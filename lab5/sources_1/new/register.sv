==> flow/design.v <==
`timescale 1ns / 1ps
module register(
input logic [2:0] rda1,
input logic [2:0] rda2,
input logic [2:0] wra,
input logic [3:0] wrd,
input logic en,
input logic clk,
input logic rf_clr,
output logic [3:0] rdd1,
output logic [3:0] rdd2
    );
    reg [3:0] reg0, reg1, reg2, reg3, reg4, reg5, reg6, reg7;
    assign rdd1 = rda1 == 0 ? reg0 :
                  rda1 == 1 ? reg1 : 
                  rda1 == 2 ? reg2 :
                  rda1 == 3 ? reg3 :
                  rda1 == 4 ? reg4 :
                  rda1 == 5 ? reg5 :
                  rda1 == 6 ? reg6 :
                  rda1 == 7 ? reg7 : 0;
    assign rdd2 = rda2 == 0 ? reg0 :
                  rda2 == 1 ? reg1 : 
                  rda2 == 2 ? reg2 :
                  rda2 == 3 ? reg3 :
                  rda2 == 4 ? reg4 :
                  rda2 == 5 ? reg5 :
                  rda2 == 6 ? reg6 :
                  rda2 == 7 ? reg7 : 0;
    initial begin
            reg0 <= 1;
            reg1 <= 1;
            reg2 <= 1;
            reg3 <= 1;
            reg4 <= 1;
            reg5 <= 1;
            reg6 <= 1;
            reg7 <= 1; 
    end             
    always @(posedge clk) begin
        if (rf_clr) begin
            reg0 <= 1;
            reg1 <= 1;
            reg2 <= 1;
            reg3 <= 1;
            reg4 <= 1;
            reg5 <= 1;
            reg6 <= 1;
            reg7 <= 1;  
        end
        else if(en) 
            case(wra)
            0: begin 
                reg0 <= wrd;
            end 
            1: begin
                reg1 <= wrd;
            end
            2: begin
                reg2 <= wrd;
            end
            3: begin
                reg3 <= wrd;
            end
            4: begin
                reg4 <= wrd;
            end
            5: begin
                reg5 <= wrd;
            end
            6: begin
                reg6 <= wrd;
            end
            7: begin
                reg7 <= wrd;
            end
            endcase
    end
endmodule
# Step by step through the tools: register
# Tool output for the design above, in the order of the flow.
# Lines are those of the file above, counted from 1.
# Library cell names are shortened.
# A cell with - has no value.
# setup
top_module	register
clk_port	clk
library	sky130hd
pvt_corner	tt_025C_1v80

# Word-level counts
# Counts by Yosys on the flattened word-level netlist (proc, flatten, opt, wreduce; memories kept). Register bits leave out memories and registers merged into their read ports (data or address); mux counts leave out enables and synchronous resets folded into registers. Print and check cells are left out. Cells with the same type and inputs are merged into one.
# word_totals
reg_bits	32
input_bits	16
elab_cells	56
# op_classes
n_mux	16
n_reduce_logical	11
n_eq	21
# op_table
operator	count
two-way mux 4 bit	16
== test 3 bit with constant B	12
== test 3 x 2 -> 1 bit with constant B	6
AND reduction 2 bit	8
== test 3 x 1 -> 1 bit with constant B	3
zero test 3 bit	3

# Logic depth
# Longest topological path by Yosys (ltp), each cell counted once; first at word level (registers and memories cut), then after technology mapping (sequential cells cut; the memories' decode and read muxes count).
# depth
ltp_word	9
ABC_AREA	0
mapped_depth	6

# Netlist
# Source: synth_stat.txt of the flow (Yosys; design flattened, memories mapped). It holds for the ABC_AREA given above (unset counts as 0); a run with the other value may have another netlist.
# by_type
cell_type	count	type_area_um2
dfxtp_1	32	640.614
mux2i_1	27	270.259
mux2_2	13	146.39
nor2_1	37	138.883
mux4_2	4	90.086
a211o_1	8	70.067
nand2b_1	8	50.048
a21oi_1	9	45.043
a22o_1	5	43.792
nor2b_1	6	37.536
nor3b_4	2	37.536
o21ai_0	7	35.034
clkbuf_1	9	33.782
nor3_4	2	32.531
o22ai_1	5	31.28
buf_2	6	30.029
nand4b_1	3	26.275
buf_6	2	22.522
# Not listed: further types 12, cells in them 20.
# mapped
ff_cells	32
n_buf	18
area_um2	1905.6
seq_area_um2	640.6
cells	205

# Timing after synthesis
# Path of least setup slack by OpenSTA after synthesis, without wires, with an ideal clock, recovery checks aside; 20% of the period is set as input and as output delay. Where synthesis merged equal registers, the netlist keeps one of their names.
# synth_timing
path_type	input port to output port
start	input rda1[1]
end	output rdd1[1]
path_delay_ps	943
period_ps	2740
t_first_pin_ps	548
stages	6
t_required_ps	2192
in_delay_ps	548
setup_slack_ps	701
path_buffers	2
arrival_time_ps	1491
synth_period_reached_ps	2039
# "path_delay_ps" is the arrival time less input delay plus setup time.
# A path that ends at an output port has no setup time.
# "stages" counts driving pins, that of a launching flip-flop among them; a cell with two outputs on the path counts twice.
# "synth_period_reached_ps" = period - worst setup slack (recovery checks aside). The figure is calculated, with input and output delays left at 20% of the set period.
# Between the ends stands the longest chain of elaborated cells between them, by number of cells; it is not shown to be the way that was timed. Of several equally long chains one is given.
# A line is the first line of the expression or statement that the cell stems from. Yosys adds cells for indexed reads and writes and turns some case tables into memories.
# synth_via
path_cell_list	buf_2 buf_4 nand2b_1 a21oi_1 nor2_1 o21ai_0
elab_chain_cells	9
cone_cells	16
classes_between	eq/ne (7); mux (8); reduce/logical (1)
# synth_rtl
item	line	source
start: declaration	3	input logic [2:0] rda1,
== test 3 bit	21	rda1 == 7 ? reg7 : 0;
two-way mux 4 bit	21
two-way mux 4 bit	20	rda1 == 6 ? reg6 :
two-way mux 4 bit	19	rda1 == 5 ? reg5 :
two-way mux 4 bit	18	rda1 == 4 ? reg4 :
two-way mux 4 bit	17	rda1 == 3 ? reg3 :
two-way mux 4 bit	16	rda1 == 2 ? reg2 :
two-way mux 4 bit	15	rda1 == 1 ? reg1 :
two-way mux 4 bit	14	assign rdd1 = rda1 == 0 ? reg0 :
end: declaration	10	output logic [3:0] rdd1,

# Path in the finished layout
# From the final timing report of run 1: the path of least setup slack in the routed layout; clock arrival at registers is part of the times.
# The path's times are printed in steps of 10 ps; the period is the one set.
# layout_timing
path_type	input port to output port
start	input rda1[2]
end	output rdd1[2]
stages	6
arrival_time_ps	1880
t_first_pin_ps	590
t_required_ps	2340
setup_slack_ps	460
in_delay_ps	590
period_ps	2930
path_buffers	3
# Between the ends stands the longest chain of elaborated cells between them, by number of cells; it is not shown to be the way that was timed. Of several equally long chains one is given.
# layout_via
path_cell_list	clkdlybuf4s50_1 buf_4 a211oi_2 a221oi_2 or2_1 buf_2
elab_chain_cells	9
cone_cells	16
classes_between	eq/ne (7); mux (8); reduce/logical (1)
# layout_rtl
item	line	source
start: declaration	3	input logic [2:0] rda1,
== test 3 bit	21	rda1 == 7 ? reg7 : 0;
two-way mux 4 bit	21
two-way mux 4 bit	20	rda1 == 6 ? reg6 :
two-way mux 4 bit	19	rda1 == 5 ? reg5 :
two-way mux 4 bit	18	rda1 == 4 ? reg4 :
two-way mux 4 bit	17	rda1 == 3 ? reg3 :
two-way mux 4 bit	16	rda1 == 2 ? reg2 :
two-way mux 4 bit	15	rda1 == 1 ? reg1 :
two-way mux 4 bit	14	assign rdd1 = rda1 == 0 ? reg0 :
end: declaration	10	output logic [3:0] rdd1,

Data sheet: physical implementation of register

Record of 2 stored runs of the RTL-to-layout flow on register, platform sky130hd. The runs are unordered. Constraints: input delay and output delay 20% of the set period each, output load 0.01 pF.
By "achieved_clock_period_ps" is meant the clock period of the run minus its worst setup slack. This is arithmetic on one report: input and output delays are still those of the set period (20% each).
"worst_setup_path_time_ps": the worst setup path's part of the clock period (all of it between registers, 20% less for each end at a port) less its slack. A launch clock that arrives late makes it longer, a capture clock that arrives late makes it shorter.
"power_uw": no workload was simulated; the value follows from the tool's default switching activity.
"worst_setup_path_time_ps" is given in steps of 10 ps.

Run 1, flow files:
==> flow/run.sh <==
#!/bin/bash
# the make line also repeats the synthesis and layout settings of config.mk as NAME=value (left out here)
make -C /OpenROAD-flow-scripts/flow DESIGN_CONFIG=/design/flow/config.mk WORK_HOME=/design/flow/orfs CLKGATE_MAP_FILE= finish
==> flow/config.mk <==
export PLATFORM = sky130hd
export DESIGN_NAME = register
export DESIGN_NICKNAME = register
export VERILOG_FILES = /design/flow/design.v
export SDC_FILE = /design/flow/constraint.sdc
export NUM_CORES = 4
export LEC_CHECK = 0
export CAP_MARGIN = 0
export CELL_PAD_IN_SITES_GLOBAL_PLACEMENT = 0
export CORE_MARGIN = 6
export CORE_UTILIZATION = 35
export CTS_CLUSTER_DIAMETER = 220
export GPL_TIMING_DRIVEN = 1
export MAX_ROUTING_LAYER = met4
export MIN_ROUTING_LAYER = met1
export PLACE_DENSITY = 0.85
export SETUP_SLACK_MARGIN = 0.43
export SLEW_MARGIN = 20
export TNS_END_PERCENT = 55
==> flow/constraint.sdc <==
create_clock -name core_clock -period 2.93 [get_ports {clk}]
set_input_delay 0.5860 -clock core_clock [delete_from_list [all_inputs] [get_ports {clk}]]
set_output_delay 0.5860 -clock core_clock [all_outputs]
set_load 0.01 [all_outputs]

==> results of run 1, as CSV <==
result,value
synth_area_um2,1905.6
design_die_area_um2,7359.1
finalCellArea_um2,2358.5
final_util_pct,45.6
setup_ws_ps,461
tns_setup_ps,0
worst_hold_slack_ps,499
power_uw,946.7
achieved_clock_period_ps,2469
worst_setup_path_time_ps,1300
path_kind,"input port to output port"

Run 2, flow files:
==> flow/run.sh <==
#!/bin/bash
# the make line also repeats the synthesis and layout settings of config.mk as NAME=value (left out here)
make -C /OpenROAD-flow-scripts/flow DESIGN_CONFIG=/design/flow/config.mk WORK_HOME=/design/flow/orfs CLKGATE_MAP_FILE= finish
==> flow/config.mk <==
export PLATFORM = sky130hd
export DESIGN_NAME = register
export DESIGN_NICKNAME = register
export VERILOG_FILES = /design/flow/design.v
export SDC_FILE = /design/flow/constraint.sdc
export NUM_CORES = 4
export LEC_CHECK = 0
export CAP_MARGIN = 40
export CORE_MARGIN = 2
export CORE_UTILIZATION = 66
export CTS_CLUSTER_DIAMETER = 142
export MAX_ROUTING_LAYER = met5
export PLACE_DENSITY = 0.94
export SLEW_MARGIN = 5
export TNS_END_PERCENT = 50
==> flow/constraint.sdc <==
create_clock -name core_clock -period 2.96 [get_ports {clk}]
set_input_delay 0.5920 -clock core_clock [delete_from_list [all_inputs] [get_ports {clk}]]
set_output_delay 0.5920 -clock core_clock [all_outputs]
set_load 0.01 [all_outputs]

==> results of run 2, as CSV <==
result,value
synth_area_um2,1905.6
design_die_area_um2,3333.3
finalCellArea_um2,2273.4
final_util_pct,82.4
setup_ws_ps,37
tns_setup_ps,0
worst_hold_slack_ps,500
power_uw,886.9
achieved_clock_period_ps,2923
worst_setup_path_time_ps,1740
path_kind,"input port to output port"
